==> flow/design.v <==
`timescale 1ns / 1ps
module MemCopy (
    input clk,
    input rst,
    input [31:0] ROM_Data,
    output reg available,
    output reg [31:0] ROM_Addr,
    output reg [31:0] RAM_Addr,
    output [31:0] RAM_Data,
    output reg MemRW
);
  initial begin
    available = 1'b0;
    ROM_Addr = 32'h00000000 - 4;
    RAM_Addr = 32'h00010054 - 4;
    MemRW = 1'b1;
  end
  assign RAM_Data = ROM_Data;
  always @(posedge clk, posedge rst) begin
    if (rst == 1'b0) begin
      if ($signed(ROM_Addr) >= $signed(32'h00000200)) begin
        available <= 1'b1;
        MemRW <= 1'b0;
      end else begin
        ROM_Addr <= ROM_Addr + 4;
        RAM_Addr <= RAM_Addr + 4;
      end
    end else begin
      available = 1'b0;
      ROM_Addr = 32'h00000000 - 4;
      RAM_Addr = 32'h00010054 - 4;
      MemRW = 1'b1;
    end
  end
endmodule
---- Reports on MemCopy ----
What the tools print for MemCopy, step after step.
Line numbers count from 1 in the design file above.
Library cell names are shortened.
The mark -- stands for no value.
inputs
  design top .............................. MemCopy
  clock input ............................. clk
  library ................................. sky130hd
  timing corner ........................... tt_025C_1v80

---- Word level ----
Source: Yosys, flattened and elaborated, memories not mapped. Widths are those after wreduce; folded enables and synchronous resets count as part of the registers. Registers that Yosys merges into a memory's read port (data or address) are not register bits. Print and check cells do not count. Equal cells are merged and count once.
word-level totals
  register bits ........................... 66
  word-level cells ........................ 7
operators by class
  order comparisons ....................... 1
  add/subtract/negate cells ............... 2
operators by type and width
  cell                                                          count
  adder 32 x 3 -> 32 bit with constant B                        2
  greater-or-equal comparator 32 x 11 -> 1 bit with constant B  1

---- Longest topological paths ----
Depth = most cells in a row (Yosys ltp): at word level without a register or memory, in the mapped netlist without a sequential cell, where the memories' decode and read muxes count.
depth
  depth after elaboration ................. 1
  ABC_AREA ................................ 0
  depth in mapped cells ................... 7
  depth with buffers taken out ............ 6

---- Mapped cells and area ----
Yosys stat after the flow's synthesis: flattened, memories mapped to cells. It holds for the ABC_AREA given above (unset counts as 0); a run with the other value may have another netlist.
Totals and module areas in this step are rounded.
cells by type
  cell     count  area in all (um2)
  dfstp_2  34     893.357
  dfrtp_1  28     700.672
  xnor2_1  48     420.403
  buf_4    37     277.766
  nand4_1  23     143.888
  nand3_1  27     135.13
  xor2_1   9      78.826
  nand2_1  17     63.811
  and3_1   10     62.56
  and4_1   5      43.792
  ha_1     3      37.536
  nor3_1   7      35.034
  buf_6    3      33.782
  and2_1   5      31.28
  nor4_1   5      31.28
  nor3b_2  2      25.024
  inv_1    6      22.522
  nor2_1   6      22.522
Not listed: further types 15, cells in them 16.
synthesis totals
  mapped area ............................. 3,190 um2
  mapped flip-flops ....................... 62
  cell count .............................. 291
  sequential area ......................... 1,590 um2
  buffers ................................. 43

---- Timing after synthesis ----
OpenSTA on the mapped netlist: ideal clock, no wires. The path of least setup slack (recovery checks aside). Input and output delay are each 20% of the period. Register names are those of the netlist, which keeps one name where synthesis merged equal registers.
timing path post-synthesis
  path type ............................... reg-to-reg
  from .................................... register ROM_Addr[2]
  to ...................................... register ROM_Addr[28]
  launch time at the first pin ............ 0 ps
  period .................................. 2,620 ps
  driving pins on the path ................ 7
  delay of the path ....................... 1,785 ps
  path slack .............................. 835 ps
  arrival ................................. 1,710 ps
  synthesis period reached ................ 1,785 ps
"delay of the path" = arrival - input delay + setup time.
"driving pins on the path": output pins that drive a net of the path, with the launching flip-flop's if there is one; two outputs of one cell count as two.
"synthesis period reached" is the clock period less the worst setup slack; recovery checks do not enter. This is arithmetic on one report: input and output delays are still those of the set period (20% each).
The rows between start and end are the longest chain of elaborated cells between them; the timing report does not say that the signal goes this way. Where chains are equally long, one stands for them.
Each line given opens the expression or statement behind the cell; cells for indexed reads and writes are added by Yosys, which also makes memories of some case tables.
on the way, post-synthesis
  path through ............................ dfstp_2 ha_1 nand4_1 nor2_1 nand3_1 nor3b_1 xor2_1
  length of the longest elaborated chain .. 1
ends and longest elaborated chain, post-synthesis
  element                 line  RTL
  start, declared         7     output reg [31:0] ROM_Addr,
  start, assigned         25    ROM_Addr <= ROM_Addr + 4;
  start, assigned         30    ROM_Addr = 32'h00000000 - 4;
  adder 32 x 3 -> 32 bit  25
  end, assigned           25
  end, assigned           30
  end, declared           7

---- Path in the finished layout ----
Path of least setup slack in the final report of job 1 (OpenROAD, finished layout, wires in). Where an end is a register, its clock arrival counts in the times.
The path's times are printed in steps of 10 ps; the period is the one set.
timing path post-layout
  path type ............................... reg-to-reg
  from .................................... register ROM_Addr[29]
  to ...................................... register RAM_Addr[11]
  path slack .............................. -660 ps
  launch time at the first pin ............ 350 ps
  arrival ................................. 2,080 ps
  driving pins on the path ................ 8
  period .................................. 1,180 ps
The rows between start and end are the longest chain of elaborated cells between them; the timing report does not say that the signal goes this way. Where chains are equally long, one stands for them.
on the way, post-layout
  path through ............................ dfstp_2 nor4_2 nand4_1 buf_4 o21ai_4 clkbuf_16 nand3_4 xnor2_2
  length of the longest elaborated chain .. 1
ends and longest elaborated chain, post-layout
  element                                       line  RTL
  start, declared                               7     output reg [31:0] ROM_Addr,
  start, assigned                               25    ROM_Addr <= ROM_Addr + 4;
  start, assigned                               30    ROM_Addr = 32'h00000000 - 4;
  greater-or-equal comparator 32 x 11 -> 1 bit  21    if ($signed(ROM_Addr) >= $signed(32'h00000200)) begin
  end, assigned                                 26    RAM_Addr <= RAM_Addr + 4;
  end, assigned                                 31    RAM_Addr = 32'h00010054 - 4;
  end, declared                                 8     output reg [31:0] RAM_Addr,

Add stored flow runs of MemCopy

Design MemCopy on sky130hd. What follows are 2 stored runs of the flow, each under its own settings; their order means nothing. The constraints put input and output delay at 20% of the set period each and load the outputs with 0.01 pF.
"period achieved" = clock period - worst setup slack. The figure is calculated, with input and output delays left at 20% of the set period.
"time on the worst setup path" = time allowed to the worst setup path (clock period - input delay - output delay, where it has them) - its slack; a late launch clock adds to it, a late capture clock takes from it.
"total design power" rests on the timing tool's default activity at the inputs, not on a simulated workload.
"time on the worst setup path" is given in steps of 10 ps.
Values from the reports are rounded here.

---- job 1 ----
settings
  period_ns = 1.18
  CAP_MARGIN = 20
  CORE_MARGIN = 2
  CORE_UTILIZATION = 40
  SLEW_MARGIN = 20
results
  chip area in the Yosys report ........... 3,190 um2
  die footprint ........................... 8,700 um2
  standard-cell area after routing ........ 5,970 um2
  final design utilization ................ 0.773
  worst setup slack after layout .......... -662 ps
  final setup TNS ......................... -40,800 ps
  total design power ...................... 4,360 uW
  period achieved ......................... 1,842 ps
  time on the worst setup path ............ 1,840 ps
  class of the worst setup path ........... reg-to-reg

---- job 2 ----
settings
  period_ns = 1.64
  CORE_UTILIZATION = 48
  SETUP_SLACK_MARGIN = 0.36
  PLACE_DENSITY_LB_ADDON = 0.25
  CORE_ASPECT_RATIO = 1.28
  CORE_MARGIN = 10
  CELL_PAD_IN_SITES_DETAIL_PLACEMENT = 0
  TNS_END_PERCENT = 50
  GPL_TIMING_DRIVEN = 0
  GPL_ROUTABILITY_DRIVEN = 0
  CTS_CLUSTER_DIAMETER = 99
  CAP_MARGIN = 35
  MIN_ROUTING_LAYER = met1
  SLEW_MARGIN = 20
results
  chip area in the Yosys report ........... 3,190 um2
  die footprint ........................... 10,300 um2
  standard-cell area after routing ........ 5,710 um2
  final design utilization ................ 0.886
  worst setup slack after layout .......... -386 ps
  final setup TNS ......................... -12,600 ps
  total design power ...................... 3,290 uW
  period achieved ......................... 2,026 ps
  time on the worst setup path ............ 2,030 ps
  class of the worst setup path ........... reg-to-reg
